==> flow/design.v <==
`timescale 1ns / 1ps
module ElevatorController (
    input clk,
    input reset,
    input up_request,
    input down_request,
    input [1:0] current_floor,
    input [1:0] target_floor,
    input emergency_stop,
    output reg move_up,
    output reg move_down,
    output reg door_open,
    output reg stopped,
    output reg [2:0] state   
);
localparam IDLE            = 3'b000,
           MOVING_UP       = 3'b001,
           MOVING_DOWN     = 3'b010,
           DOOR_OPEN       = 3'b011,
           EMERGENCY_STOP  = 3'b100;
reg [3:0] door_timer;
reg [2:0] next_state;
always @(posedge clk or posedge reset) begin
    if (reset)
        state <= IDLE;
    else
        state <= next_state;
end
always @(*) begin
    case (state)
        IDLE: begin
            if (emergency_stop)
                next_state = EMERGENCY_STOP;
            else if (up_request && current_floor < target_floor)
                next_state = MOVING_UP;
            else if (down_request && current_floor > target_floor)
                next_state = MOVING_DOWN;
            else
                next_state = IDLE;
        end
        MOVING_UP: begin
            if (emergency_stop)
                next_state = EMERGENCY_STOP;
            else if (current_floor == target_floor)
                next_state = DOOR_OPEN;
            else
                next_state = MOVING_UP;
        end
        MOVING_DOWN: begin
            if (emergency_stop)
                next_state = EMERGENCY_STOP;
            else if (current_floor == target_floor)
                next_state = DOOR_OPEN;
            else
                next_state = MOVING_DOWN;
        end
        DOOR_OPEN: begin
            if (emergency_stop)
                next_state = EMERGENCY_STOP;
            else if (door_timer == 0)
                next_state = IDLE;
            else
                next_state = DOOR_OPEN;
        end
        EMERGENCY_STOP: begin
            if (!emergency_stop)
                next_state = IDLE;  
            else
                next_state = EMERGENCY_STOP;
        end
        default: next_state = IDLE;
    endcase
end
always @(posedge clk or posedge reset) begin
    if (reset) begin
        move_up    <= 0;
        move_down  <= 0;
        door_open  <= 0;
        stopped    <= 1;
        door_timer <= 0;
    end else begin
        case (state)
            IDLE: begin
                move_up    <= 0;
                move_down  <= 0;
                door_open  <= 0;
                stopped    <= 1;
                door_timer <= 0;
            end
            MOVING_UP: begin
                move_up    <= 1;
                move_down  <= 0;
                door_open  <= 0;
                stopped    <= 0;
            end
            MOVING_DOWN: begin
                move_up    <= 0;
                move_down  <= 1;
                door_open  <= 0;
                stopped    <= 0;
            end
            DOOR_OPEN: begin
                move_up    <= 0;
                move_down  <= 0;
                door_open  <= 1;
                stopped    <= 1;
                if (door_timer == 0)
                    door_timer <= 4;   
                else
                    door_timer <= door_timer - 1;
            end
            EMERGENCY_STOP: begin
                move_up    <= 0;
                move_down  <= 0;
                door_open  <= 0;
                stopped    <= 1;
                door_timer <= 0;
            end
            default: begin
                move_up    <= 0;
                move_down  <= 0;
                door_open  <= 0;
                stopped    <= 1;
                door_timer <= 0;
            end
        endcase
    end
end
endmodule
From RTL to reports: ElevatorController
Tool output for the design above, in the order of the flow.
Lines are those of the file above, counted from 1.
Operators carry their Yosys type and port widths (W data, S select, Z words).
Cell names lack the library's common part.
Not given: -

design
  design top = ElevatorController
  clock port = clk
  library = sky130hd
  corner = tt_025C_1v80

Word-level counts
Yosys after proc, flatten, opt, wreduce and memory -nomap, before mapping. Memory bits, and registers merged into a memory's read port (data or address), are not among the register bits. Print and check cells are not counted. Equal cells are merged and count once.

word-level totals
  bits in registers = 11
  cells after elaboration = 36
  output and inout port bits = 7
  input bits = 9

operators by class
  equal/unequal tests = 5
  magnitude comparators = 2
  reductions and logical operators = 5
  add/sub/neg operators = 1
  muxes and demuxes = 17

operators by type and width
  kind                   count
  $pmux W3 S5            1
  $mux W3                5
  $pmux W4 S2            1
  $mux W2                4
  $eq A3 B2 Y1 const B   2
  $mux W1                5
  $sub A4 B1 Y4 const B  1
  $logic_not A4 Y1       1
  $mux W4                1
  $eq A3 B1 Y1 const B   1
  $eq A3 B3 Y1 const B   1
  $logic_not A3 Y1       1
  $logic_and A1 B1 Y1    2
  $gt A2 B2 Y1           1
  $lt A2 B2 Y1           1
  $eq A2 B2 Y1           1
  $reduce_or A2 Y1       1

Logic depth
Longest topological path by Yosys (ltp), each cell counted once; first at word level (registers and memories cut), then after technology mapping (sequential cells cut; the memories' decode and read muxes count).

logic depth
  depth in word-level cells = 6
  ABC_AREA = 0
  mapped depth = 5

After synthesis
Source: synth_stat.txt of the flow (Yosys; design flattened, memories mapped). It holds for the ABC_AREA given above (unset counts as 0); a run with the other value may have another netlist.

cell types
  cell      count  area in all (um^2)
  dfrtp_1   10     250.24
  ha_1      3      37.536
  dfstp_2   1      26.275
  inv_1     7      26.275
  nor2_1    5      18.768
  a211o_1   2      17.517
  nand4b_1  2      17.517
  a21o_1    2      15.014
  nor2b_1   2      12.512
  o31ai_2   1      12.512
  buf_6     1      11.261
  mux2i_1   1      10.01
  nand3_1   2      10.01
  o21ai_0   2      10.01
  o311a_1   1      10.01
  a221oi_1  1      8.758
  and3b_1   1      8.758
  nand2b_2  1      8.758

Not listed: further types 13, cells in them 14.

mapped netlist
  synthesis area = 601.8 um^2
  flip-flop cells = 11
  cell count = 59
  area of sequential cells = 276.5 um^2
  buffer cells = 3

Worst setup path after synthesis
Path of least setup slack by OpenSTA after synthesis, without wires, with an ideal clock, recovery checks aside; 20% of the period is set as input and as output delay. Where synthesis merged equal registers, the netlist keeps one of their names.

timing path after synthesis
  path type = flip-flop to flip-flop
  start = register state[0]
  end = register state[0]
  launch time at the first pin = 0.000 ns
  path delay = 1.415 ns
  buffers on the path = 1
  data required time = 1.578 ns
  setup slack = 0.256 ns
  library setup time = 0.092 ns
  arrival time = 1.323 ns
  stages = 5
  period = 1.67 ns
  period reached after synthesis = 1.414 ns

"path delay" = arrival - input delay + setup time.
"stages" counts driving pins, that of a launching flip-flop among them; a cell with two outputs on the path counts twice.
"period reached after synthesis" is the clock period less the worst setup slack; recovery checks do not enter. This is arithmetic on one report: input and output delays are still those of the set period (20% each).
The rows between start and end are the longest chain of elaborated cells between them; the timing report does not say that the signal goes this way. Where chains are equally long, one stands for them.
A line is the first line of the expression or statement that the cell stems from. Yosys adds cells for indexed reads and writes and turns some case tables into memories.

on the way, after synthesis
  cell sequence = dfrtp_1 > buf_6 > or3b_1 > o311a_1 > o31ai_2
  length of the longest elaborated chain = 2
  elaborated cells on any way between the ends = 6
  those cells by class = 4 x eq/ne; 1 x mux; 1 x reduce/logical

RTL lines, path after synthesis
  element          line  RTL
  start, declared  14    output reg [2:0] state
  start, assigned  25    state <= IDLE;
  start, assigned  27    state <= next_state;
  $eq A3 B3 Y1     30    case (state)
  $pmux W3 S5      30
  end, assigned    25
  end, assigned    27
  end, declared    14

Timing after layout
Path of least setup slack in the final report of run 2 (OpenROAD, finished layout, wires in). Where an end is a register, its clock arrival counts in the times.

timing path after layout
  path type = flip-flop to flip-flop
  start = register door_timer[3]
  end = register door_timer[3]
  period = 0.876 ns
  setup slack = -0.56 ns
  buffers on the path = 0
  data required time = 1.08 ns
  library setup time = 0.07 ns
  arrival time = 1.64 ns
  launch time at the first pin = 0.27 ns
  stages = 4

The rows between start and end are the longest chain of elaborated cells between them; the timing report does not say that the signal goes this way. Where chains are equally long, one stands for them.
At most two assigning lines are given for a register; there are more.

on the way, after layout
  cell sequence = dfrtp_1 > or4_1 > a221oi_2 > o21bai_1
  length of the longest elaborated chain = 3
  elaborated cells on any way between the ends = 4
  those cells by class = 1 x add/sub; 2 x mux; 1 x reduce/logical

RTL lines, path after layout
  element          line  RTL
  start, declared  21    reg [3:0] door_timer;
  start, assigned  80    door_timer <= 0;
  start, assigned  110   door_timer <= door_timer - 1;
  $sub A4 B1 Y4    110
  $mux W4          107   if (door_timer == 0)
  $pmux W4 S2      82    case (state)
  end, assigned    80
  end, assigned    110
  end, declared    21

Below are 2 stored runs of the flow (Yosys, OpenROAD; platform sky130hd) on ElevatorController, each with its settings and what was measured, unordered. Constraints: input delay and output delay 20% of the set period each, output load 0.01 pF.
"achieved clock period (ns)": clock period set for the run, less the worst setup slack. It is reckoned from that one timing run; input and output delays stay at 20% of the period that was set.
By "worst setup path time (ns)" is meant the share of the clock period that the worst setup path is allowed (20% is reserved at inputs, 20% at outputs), minus its slack. Clock arrival times at its registers enter into it.
By "finish__power__total" is meant OpenSTA's value without simulated activity: inputs other than the clock are taken to toggle once in ten clock periods, and the tool carries that through the logic.

settings of run 1
{
  "period_ns": 1.03,
  "CORE_UTILIZATION": 70,
  "PLACE_DENSITY": 0.62,
  "CTS_CLUSTER_SIZE": 56,
  "CAP_MARGIN": 5,
  "CORE_MARGIN": 2,
  "SLEW_MARGIN": 20
}
report of run 1: did not finish, floorplan, PDN-0185

settings of run 2
{
  "period_ns": 0.876,
  "CORE_UTILIZATION": 23,
  "SETUP_SLACK_MARGIN": -0.02,
  "PLACE_DENSITY_LB_ADDON": 0.16,
  "CORE_ASPECT_RATIO": 1.35,
  "CELL_PAD_IN_SITES_DETAIL_PLACEMENT": 1,
  "TNS_END_PERCENT": 20,
  "ABC_AREA": 0,
  "GPL_TIMING_DRIVEN": 0,
  "CTS_CLUSTER_SIZE": 61,
  "CAP_MARGIN": 10,
  "SLEW_MARGIN": 25,
  "CORE_MARGIN": 2
}
report of run 2
yosys chip area after synthesis (um^2): 601.8
finish__design__die__area: 3046.5
finish__design__instance__utilization: 0.3554
finish__timing__setup__ws: -0.557
finish__timing__setup__tns: -4.192
finish__timing__hold__ws: 0.188
finish__power__total: 1.123e-03
achieved clock period (ns): 1.433
worst setup path time (ns): 1.43
worst setup path kind: flip-flop to flip-flop
